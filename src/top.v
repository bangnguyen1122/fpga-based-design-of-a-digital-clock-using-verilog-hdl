==> flow/design.v <==
module bin2bcd (
  input  [5:0] binary_in,
  output [3:0] bcd_units,
  output [3:0] bcd_tens
  );
  reg [13:0] shift_reg;
  integer   i;
  always @(*) begin
    shift_reg = {8'b0000_0000, binary_in};
	for (i = 0; i < 5; i = i + 1) begin
	  shift_reg = {shift_reg[12:0], 1'b0};
	  if (shift_reg[9:6] > 4'd4) shift_reg[9:6] = shift_reg[9:6] + 3'b011;
	end 
	shift_reg = {shift_reg[12:0], 1'b0};
  end 
  assign bcd_units = shift_reg[9:6 ];
  assign bcd_tens  = shift_reg[13:0];
endmodule 
module counter_2bit (
  input        clk,
  input        rst_n,
  input        enable_debounced,
  output [1:0] count_out
  );
  reg [1:0] count_reg;
  always @(posedge clk or negedge rst_n) begin
    if(~rst_n) count_reg <= 2'b00;
    else begin
      if (enable_debounced) count_reg <= count_reg + 1;
	  else count_reg <= count_reg;
    end 	
  end   
  assign count_out = count_reg;
endmodule 
module debounce (
  input  clk,
  input  rst_n,
  input  btn,
  output db_tick
  );
  parameter CLOCK_FREQ      = 50_000_000;
  parameter STABLE_TIME_MS  = 10;
  localparam COUNTER_MAX    = (CLOCK_FREQ * STABLE_TIME_MS) / 1000;
  reg [1:0]  btn_sync;
  reg        db_state;
  reg [23:0] debounce_counter;
  wire       btn_changed;
  wire       counter_done; 
  always @(posedge clk or negedge rst_n) begin 
    if (~rst_n) btn_sync <= 2'd0;
	else btn_sync[1:0] <= {btn_sync[0], btn};
  end 
  always @(posedge clk or negedge rst_n) begin
    if (~rst_n) debounce_counter <= 24'd0;
	else if (btn_changed || counter_done) debounce_counter <= 24'd0;
	else debounce_counter <= debounce_counter + 24'd1;
  end 
  always @(posedge clk or negedge rst_n) begin
    if (~rst_n) db_state <= 1'd0;
	else if (counter_done) db_state <= btn_sync[1];
  end 
  assign btn_changed = ^btn_sync;
  assign counter_done = (debounce_counter == COUNTER_MAX);
  assign db_tick = db_state;
endmodule 
module freq_divider (
  input  clk,
  input  rst_n,
  output clk_1hz,
  output clk_5hz
  );
  localparam DIV_1HZ = 50_000_000;
  localparam DIV_5HZ = 10_000_000;
  reg        clk_1hz_reg;
  reg        clk_5hz_reg;
  reg [0:25] counter_1hz = 26'd0;
  reg [0:23] counter_5hz = 24'd0;
  always @(posedge clk or negedge rst_n) begin
    if (~rst_n) begin
	  counter_1hz <= 26'd0;
	  clk_1hz_reg <= 1'b0;
	end else if (counter_1hz == DIV_1HZ - 1) begin
	  counter_1hz <= 26'd0;
	  clk_1hz_reg <= 1'b1;
	end else begin
	  counter_1hz <= counter_1hz + 1;
	  clk_1hz_reg <= 1'b0;
	end 
  end
  always @(posedge clk or negedge rst_n) begin
    if (~rst_n) begin
	  counter_5hz <= 24'd0;
	  clk_5hz_reg <= 1'b0;
	end else if (counter_5hz == DIV_5HZ -1) begin
	  counter_5hz <= 24'd0;
	  clk_5hz_reg <= 1'b1;
	end else begin
	  counter_5hz <= counter_5hz + 1;
	  clk_5hz_reg <= 1'b0;
	end 
  end 
  assign clk_1hz = clk_1hz_reg;
  assign clk_5hz = clk_5hz_reg;
endmodule
module mode_selector ( 
  input        clk,
  input        rst_n,
  input        btn,
  output [1:0] mode
  );
  wire         btn_debounced;
  wire         btn_rising_edge;
  debounce debounce (
   .clk     (clk)  
  ,.rst_n   (rst_n)
  ,.btn     (btn)
  ,.db_tick (btn_debounced)
  );
  pulse_narrower pulse_narrower (
   .clk       (clk)
  ,.pulse_in  (btn_debounced)
  ,.pulse_out (btn_rising_edge)
  );
  counter_2bit counter_2bit (
   .clk              (clk)
  ,.rst_n            (rst_n)
  ,.enable_debounced (btn_rising_edge)
  ,.count_out        (mode)
  );
endmodule 
module pulse_narrower (
  input  clk,
  input  pulse_in,
  output pulse_out
  );
  reg pulse_in_dly;
  always @(posedge clk) begin
    pulse_in_dly <= pulse_in;
  end 
  assign pulse_out = pulse_in & ~pulse_in_dly;
endmodule 
module seven_seg_display (
  input  [3:0] digit,
  output [6:0] segments
  );
  reg [6:0] segments_reg;
  always @(*) begin
    case (digit) 
      4'd0: segments_reg = 7'b100_0000;
	  4'd1: segments_reg = 7'b111_1001;
	  4'd2: segments_reg = 7'b010_0100;
	  4'd3: segments_reg = 7'b011_0000;
	  4'd4: segments_reg = 7'b001_1001;
	  4'd5: segments_reg = 7'b001_0010;
	  4'd6: segments_reg = 7'b000_0010;
	  4'd7: segments_reg = 7'b111_1000;
	  4'd8: segments_reg = 7'b000_0000;
	  4'd9: segments_reg = 7'b001_0000;
	  default: segments_reg = 7'b111_1111;   
    endcase
  end
  assign segments = segments_reg;
endmodule
module timer (
  input        clk,
  input        increment_enable,
  input        decrement_enable,
  input  [1:0] mode_select,
  input        enable_1hz,
  input        enable_5hz,
  output [5:0] hour_out,
  output [5:0] minute_out,
  output [5:0] second_out
  );
  reg [5:0] hour_reg;
  reg [5:0] minute_reg;
  reg [5:0] second_reg;
  always @(posedge clk) begin
    if (enable_1hz) begin
      if (second_reg == 6'd59) second_reg <= 6'd0;
	  else second_reg <= second_reg + 6'd1;
    end else if ((mode_select == 2'b01) && (enable_5hz)) begin
      if (~increment_enable) begin
	    if (second_reg == 6'd59) second_reg <= 6'd0;
	    else second_reg <= second_reg + 6'd1; 
	  end else if (~decrement_enable) begin
	    if (second_reg == 6'd0) second_reg <= 6'd59;
	    else second_reg <= second_reg - 6'd1;
	  end 
	end
  end 
  always @(posedge clk) begin
    if ((enable_1hz) && (second_reg == 6'd59)) begin
	  if (minute_reg == 6'd59) minute_reg <= 6'd0;
	  else minute_reg <= minute_reg + 6'd1;
	end else if ((mode_select == 2'b10) && (enable_5hz)) begin
	  if (~increment_enable) begin
	    if (minute_reg == 6'd59) minute_reg <= 6'd0;
		else minute_reg <= minute_reg + 6'd1;
	  end else if (~decrement_enable) begin
	    if (minute_reg == 6'd0) minute_reg <= 6'd59;
		else minute_reg <= minute_reg - 6'd1;
	  end 
	end 
  end 
  always @(posedge clk) begin
    if ((enable_1hz) && (second_reg == 6'd59) && (minute_reg == 6'd59)) begin
	  if (hour_reg == 6'd23) hour_reg <= 6'd0;
	  else hour_reg <= hour_reg + 6'd1;
	end else if ((mode_select == 2'b11) && (enable_5hz)) begin
	  if (~increment_enable) begin
	    if (hour_reg == 6'd23) hour_reg <= 6'd0;
		else hour_reg <= hour_reg + 6'd1;
	  end else if (~decrement_enable) begin
	    if (hour_reg == 6'd0) hour_reg <= 6'd23;
	    else hour_reg <= hour_reg - 6'd1;
	  end 
	end
  end 
  assign hour_out   = hour_reg;
  assign minute_out = minute_reg;
  assign second_out = second_reg;
endmodule 
module top (
  input        clk,
  input        rst_n,
  input        btn_mode,
  input        btn_increment_enable,
  input        btn_decrement_enable,
  output [6:0] second_units,
  output [6:0] second_tens,
  output [6:0] minute_units,
  output [6:0] minute_tens,
  output [6:0] hour_units,
  output [6:0] hour_tens 
  );
  wire       enable_1hz_wire;
  wire       enable_5hz_wire;
  wire [1:0] mode_wire;
  wire       increment_debounce_enable;
  wire       decrement_debounce_enable;
  wire [5:0] hour_out_wire;
  wire [5:0] minute_out_wire;
  wire [5:0] second_out_wire;
  wire [3:0] bcd_hour_tens_wire;
  wire [3:0] bcd_hour_units_wire;
  wire [3:0] bcd_minute_tens_wire;
  wire [3:0] bcd_minute_units_wire;
  wire [3:0] bcd_seconds_tens_wire;
  wire [3:0] bcd_seconds_units_wire;
  freq_divider freq_divider (
   .clk     (clk)
  ,.rst_n   (rst_n)
  ,.clk_1hz (enable_1hz_wire)
  ,.clk_5hz (enable_5hz_wire)
  );
  mode_selector mode_selector (
   .clk   (clk)
  ,.rst_n (rst_n)
  ,.btn   (btn_mode)
  ,.mode  (mode_wire)
  );
  debounce increment_debounce (
   .clk     (clk)
  ,.rst_n   (rst_n)
  ,.btn     (btn_increment_debounce)
  ,.db_tick (increment_debounce_enable)
  );
  debounce decrement_enable (
   .clk     (clk)
  ,.rst_n   (rst_n)
  ,.btn     (btn_decrement_enable)
  ,.db_tick (decrement_debounce_enable)
  );
  timer timer (
   .clk              (clk)
  ,.increment_enable (increment_debounce_enable)
  ,.decrement_enable (decrement_debounce_enable)
  ,.mode_select      (mode_wire)
  ,.enable_1hz       (enable_1hz_wire)
  ,.enable_5hz       (enable_5hz_wire)
  ,.hour_out         (hour_out_wire)
  ,.minute_out       (minute_out_wire)
  ,.second_out       (second_out_wire)
  );
  bin2bcd hour_bin2bcd (
   .binary_in (hour_out_wire)
  ,.bcd_units (bcd_hour_units_wire)
  ,.bcd_tens  (bcd_hour_tens_wire)
  );
  bin2bcd minute_bin2bcd (
   .binary_in (minute_out_wire)
  ,.bcd_units (bcd_minute_units_wire)
  ,.bcd_tens  (bcd_minute_tens_wire)
  );
  bin2bcd second_bin2bcd (
   .binary_in (second_out_wire)
  ,.bcd_units (bcd_seconds_units_wire)
  ,.bcd_tens  (bcd_seconds_tens_wire)
  );
  seven_seg_display hour_tens_display (
   .digit    (bcd_hour_tens_wire)
  ,.segments (hour_tens)
  );
  seven_seg_display hour_units_display (
   .digit    (bcd_hour_units_wire)
  ,.segments (hour_units)
  );
  seven_seg_display minute_tens_display (
   .digit    (bcd_minute_tens_wire)
  ,.segments (minute_tens)
  );
  seven_seg_display minute_units_display (
   .digit    (bcd_minute_units_wire)
  ,.segments (minute_units)
  );
  seven_seg_display second_tens_display (
   .digit    (bcd_seconds_tens_wire)
  ,.segments (second_tens)
  );
  seven_seg_display second_units_display (
   .digit    (bcd_seconds_units_wire)
  ,.segments (second_units)
  );
endmodule 
======== Reports on top ========
The steps from the RTL of top to its reports follow in flow order.
Line numbers count from 1 in the design file above.
Cell names lack the library's common part.
Not given: --
inputs
  top module .............................. top
  clock ................................... clk
  standard-cell library ................... sky130hd
  corner .................................. tt_025C_1v80

======== Word level ========
Yosys after proc, flatten, opt, wreduce and memory -nomap, before mapping. Memory bits, and registers merged into a memory's read port (data or address), are not among the register bits. Print and check cells are not counted.
Memory sizes are those after Yosys's memory passes, which may raise the word count (mostly to a power of two), join words into wider ones and drop unused or constant bits.
word-level totals
  register bits after elaboration ......... 154
  word width x clocked read ports ......... 0
  word-level cells ........................ 142
  memories ................................ 6
  output and inout bits ................... 42
  memory bits (writable) .................. 0
  bits of input ports ..................... 5
  bits in read-only memories .............. 672
  latch bits .............................. 0
memories
  memory           words  bits a word  read ports  write ports  line  source
  (no name shown)  16     7            1           0            148   case (digit)
  (no name shown)  16     7            1           0            148
  (no name shown)  16     7            1           0            148
  (no name shown)  16     7            1           0            148
  (no name shown)  16     7            1           0            148
  (no name shown)  16     7            1           0            148
operators by class
  multipliers ............................. 0
  reductions and logical operators ........ 20
  mux-type cells .......................... 40
  bitwise operators ....................... 2
  eq/ne operators ......................... 14
  divide/modulo/power cells ............... 0
  shifts and indexed selects .............. 0
  magnitude comparators ................... 15
  add/sub/neg operators ................... 27
operator list
  cell                                                                              number
  6-bit two-way mux                                                                 18
  24-bit by 1-bit adder with 24-bit output (second input constant)                  4
  24-bit two-way mux                                                                4
  24-bit by 19-bit equality test with 1-bit output (second input constant)          3
  4-bit by 3-bit greater-than comparator with 1-bit output (second input constant)  12
  3-bit two-way mux                                                                 15
  3-bit by 2-bit adder with 3-bit output (second input constant)                    12
  26-bit by 1-bit adder with 26-bit output (second input constant)                  1
  26-bit equality test (second input constant)                                      1
  26-bit two-way mux                                                                1
  24-bit equality test (second input constant)                                      1
  6-bit by 1-bit adder with 6-bit output (second input constant)                    3
  6-bit by 1-bit subtractor with 6-bit output (second input constant)               3
  6-bit zero test                                                                   3
  6-bit equality test (second input constant)                                       2
  1-bit by 2-bit adder with 3-bit output (second input constant)                    3
  1-bit by 3-bit greater-than comparator with 1-bit output (second input constant)  3
  2-bit AND reduction                                                               3
  2-bit nonzero test                                                                3
  2-bit parity                                                                      3
  3-bit by 2-bit inequality test with 1-bit output (second input constant)          2
  6-bit by 5-bit equality test with 1-bit output (second input constant)            1
  1-bit logical AND                                                                 5
  2-bit equality test (second input constant)                                       2
  1-bit logical OR                                                                  3
  3-bit inequality test (second input constant)                                     1
  2-bit by 1-bit adder with 2-bit output (second input constant)                    1
  2-bit by 1-bit equality test with 1-bit output (second input constant)            1
Other operator kinds: 3; their cells: 4.

======== Logic depth ========
Yosys ltp: most cells in a row. Word level: on the elaborated netlist, between registers, memories and ports. Mapped: between sequential cells and ports; inverters and the memories' decode and read muxes count.
depth
  depth in word-level cells ............... 10
  ABC_AREA ................................ 0
  depth in mapped cells ................... 20

======== Synthesis result ========
Source: synth_stat.txt of the flow (Yosys; design flattened, memories mapped). It holds for the ABC_AREA given above (unset counts as 0); a run with the other value may have another netlist.
Totals and module areas in this step are rounded.
synthesis totals
  mapped area ............................. 0.0065 sq mm
  cell count .............................. 700
  sequential part of the area ............. 0.0026 sq mm
  mapped flip-flops ....................... 100
cells by type
  cell type  number  area in all (sq um)
  dfrtp_1    81      2.03E+03
  edfxtp_1   18      540.518
  ha_1       37      462.944
  xnor2_1    43      376.611
  xor2_1     37      324.061
  nor2_1     84      315.302
  nand3_1    44      220.211
  nand2_1    48      180.173
  buf_4      22      165.158
  nand4_1    25      156.4
  inv_1      40      150.144
  nor3_1     18      90.086
  and4_1     10      87.584
  o21ai_0    14      70.067
  a21oi_1    13      65.062
  and3_1     10      62.56
  nand2b_1   10      62.56
  a22o_1     6       52.55
Not listed: further types 53, cells in them 140.
By module: a second synthesis without flattening, with its own total; a netlist apart from the flattened one above.
second synthesis, totals
  cell total of the unflattened synthesis .. 1210
  area total of the unflattened synthesis .. 0.011 sq mm
Rows give one instance, submodules left out.
modules
  module             instances  cells  area (sq mm)  sequential area (sq mm)
  debounce           3          140    0.0014        0.00068
  freq_divider       1          256    0.0027        0.0013
  timer              1          166    0.0015        0.00054
  seven_seg_display  6          33     0.00021       0
  bin2bcd            3          54     0.00037       0
  counter_2bit       1          5      0.000071      0.00005
  pulse_narrower     1          2      0.000034      0.00002
  top                1          1      0.0000038     0
  mode_selector      1          0      0             0

======== Timing after synthesis ========
OpenSTA on the mapped netlist: ideal clock, no wires. The path of least setup slack (recovery checks aside). Input and output delay are each 20% of the period. Register names are those of the netlist, which keeps one name where synthesis merged equal registers.
timing post-synthesis
  kind .................................... reg-to-output
  start ................................... reg timer.minute_reg[3]
  end ..................................... out minute_units[6]
  period .................................. 4.26 ns
  delay of the path ....................... 3.647 ns
  launch time at the first pin ............ 0.000 ns
  buffers on the path ..................... 2
  path slack .............................. -0.239 ns
  data required time ...................... 3.408 ns
  stages .................................. 18
  output delay ............................ 0.852 ns
  arrival ................................. 3.647 ns
  period reached after synthesis .......... 4.499 ns
"delay of the path" is the arrival time less input delay plus setup time.
At an output port there is no setup time.
"stages": output pins that drive a net of the path, with the launching flip-flop's if there is one; two outputs of one cell count as two.
"period reached after synthesis" is the clock period less the worst setup slack; recovery checks do not enter. This is arithmetic on one report: input and output delays are still those of the set period (20% each).
The rows between start and end are the longest chain of elaborated cells between them; the timing report does not say that the signal goes this way. Where chains are equally long, one stands for them.
Each line given opens the expression or statement behind the cell; cells for indexed reads and writes are added by Yosys, which also makes memories of some case tables.
A memory read counts as a cell of the chain, while the word-level depth stops at memories.
A register here has more assigning lines than the two given.
on the way, post-synthesis
  cells stage by stage .................... edfxtp_1 > buf_4 > inv_1 > ha_1 > inv_1 > ha_1 > or2_1 > clkbuf_1 > a31oi_1 > o22ai_1 > inv_1 > ha_1 > inv_1 > maj3_1 > and2_1 > or4_4 > nand3_2 > or4b_1
  length of the longest elaborated chain .. 7
  elaborated cells on any way between the ends .. 10
  those cells by class .................... add/sub (3); compare (3); mux (3); memory (1)
RTL lines, path post-synthesis
  item                                                      line  source
  start, declared                                           176   reg [5:0] minute_reg;
  start, assigned                                           195   else minute_reg <= minute_reg + 6'd1;
  start, assigned                                           199   else minute_reg <= minute_reg + 6'd1;
  3-bit by 2-bit adder with 3-bit output                    12    if (shift_reg[9:6] > 4'd4) shift_reg[9:6] = shift_reg[9:6] + 3'b011;
  3-bit two-way mux                                         12
  4-bit by 3-bit greater-than comparator with 1-bit output  12
  3-bit two-way mux                                         12
  4-bit by 3-bit greater-than comparator with 1-bit output  12
  3-bit two-way mux                                         12
  memory read 16 x 7 bit                                    148   case (digit)
  end, declared                                             232   output [6:0] minute_units,

======== Timing after layout ========
From the final timing report of entry A: the path of least setup slack in the routed layout; clock arrival at registers is part of the times.
timing after layout
  kind .................................... reg-to-output
  start ................................... reg timer.minute_reg[3]
  end ..................................... out minute_units[6]
  output delay ............................ 0.99 ns
  arrival ................................. 3.72 ns
  buffers on the path ..................... 2
  launch time at the first pin ............ 0.33 ns
  period .................................. 4.97 ns
  path slack .............................. 0.26 ns
  stages .................................. 19
  data required time ...................... 3.98 ns
The rows between start and end are the longest chain of elaborated cells between them; the timing report does not say that the signal goes this way. Where chains are equally long, one stands for them.
A memory read counts as a cell of the chain, while the word-level depth stops at memories.
A register here has more assigning lines than the two given.
on the way, after layout
  cells stage by stage .................... edfxtp_1 > inv_4 > ha_4 > inv_2 > ha_4 > or2_4 > buf_6 > and2_4 > o22ai_4 > inv_2 > ha_4 > nor2_2 > a221oi_4 > nand2_4 > xnor2_4 > ha_2 > and3b_1 > or4b_4 > buf_6
  length of the longest elaborated chain .. 7
  elaborated cells on any way between the ends .. 10
  those cells by class .................... add/sub (3); compare (3); mux (3); memory (1)
RTL lines, path after layout
  item                                                      line  source
  start, declared                                           176   reg [5:0] minute_reg;
  start, assigned                                           195   else minute_reg <= minute_reg + 6'd1;
  start, assigned                                           199   else minute_reg <= minute_reg + 6'd1;
  3-bit by 2-bit adder with 3-bit output                    12    if (shift_reg[9:6] > 4'd4) shift_reg[9:6] = shift_reg[9:6] + 3'b011;
  3-bit two-way mux                                         12
  4-bit by 3-bit greater-than comparator with 1-bit output  12
  3-bit two-way mux                                         12
  4-bit by 3-bit greater-than comparator with 1-bit output  12
  3-bit two-way mux                                         12
  memory read 16 x 7 bit                                    148   case (digit)
  end, declared                                             232   output [6:0] minute_units,

top through Yosys and OpenROAD on sky130hd: 2 stored runs, unordered, with their settings and measured results. The constraints put input and output delay at 20% of the set period each and load the outputs with 0.01 pF.
By "total power of the final layout" is meant OpenSTA's value without simulated activity: inputs other than the clock are taken to toggle once in ten clock periods, and the tool carries that through the logic.
The results are shown rounded.

======== entry A ========
==> flow/run.sh <==
#!/bin/bash
# the make line also repeats the synthesis and layout settings of config.mk as NAME=value (left out here)
make -C /OpenROAD-flow-scripts/flow DESIGN_CONFIG=/design/flow/config.mk WORK_HOME=/design/flow/orfs CLKGATE_MAP_FILE= finish
==> flow/config.mk <==
export PLATFORM = sky130hd
export DESIGN_NAME = top
export DESIGN_NICKNAME = top
export VERILOG_FILES = /design/flow/design.v
export SDC_FILE = /design/flow/constraint.sdc
export NUM_CORES = 4
export LEC_CHECK = 0
export CAP_MARGIN = 20
export CORE_MARGIN = 2
export CORE_UTILIZATION = 55
export GPL_ROUTABILITY_DRIVEN = 0
export MIN_ROUTING_LAYER = met1
export PLACE_DENSITY_LB_ADDON = 0.28
export SETUP_SLACK_MARGIN = 0.87
export SLEW_MARGIN = 0
==> flow/constraint.sdc <==
create_clock -name core_clock -period 4.97 [get_ports {clk}]
set_input_delay 0.9940 -clock core_clock [delete_from_list [all_inputs] [get_ports {clk}]]
set_output_delay 0.9940 -clock core_clock [all_outputs]
set_load 0.01 [all_outputs]

-------- measured, entry A --------
  total power of the final layout ......... 1600 µW
  total die area .......................... 0.013 sq mm
  cell area after synthesis ............... 0.0065 sq mm
  setup TNS ............................... 0.000 ns
  smallest hold slack ..................... 0.39 ns
  standard-cell area of the final layout .. 0.0083 sq mm
  lowest setup slack ...................... 0.26 ns

======== entry B ========
==> flow/run.sh <==
#!/bin/bash
# the make line also repeats the synthesis and layout settings of config.mk as NAME=value (left out here)
make -C /OpenROAD-flow-scripts/flow DESIGN_CONFIG=/design/flow/config.mk WORK_HOME=/design/flow/orfs CLKGATE_MAP_FILE= finish
==> flow/config.mk <==
export PLATFORM = sky130hd
export DESIGN_NAME = top
export DESIGN_NICKNAME = top
export VERILOG_FILES = /design/flow/design.v
export SDC_FILE = /design/flow/constraint.sdc
export NUM_CORES = 4
export LEC_CHECK = 0
export ABC_AREA = 1
export CAP_MARGIN = 20
export CELL_PAD_IN_SITES_DETAIL_PLACEMENT = 1
export CORE_ASPECT_RATIO = 0.84
export CORE_MARGIN = 8
export CORE_UTILIZATION = 53
export CTS_CLUSTER_DIAMETER = 329
export PLACE_DENSITY = 0.51
export SETUP_SLACK_MARGIN = 0.71
export SLEW_MARGIN = 20
==> flow/constraint.sdc <==
create_clock -name core_clock -period 3.26 [get_ports {clk}]
set_input_delay 0.6520 -clock core_clock [delete_from_list [all_inputs] [get_ports {clk}]]
set_output_delay 0.6520 -clock core_clock [all_outputs]
set_load 0.01 [all_outputs]

-------- entry B --------
  not finished: routing ended with error DPL-0033
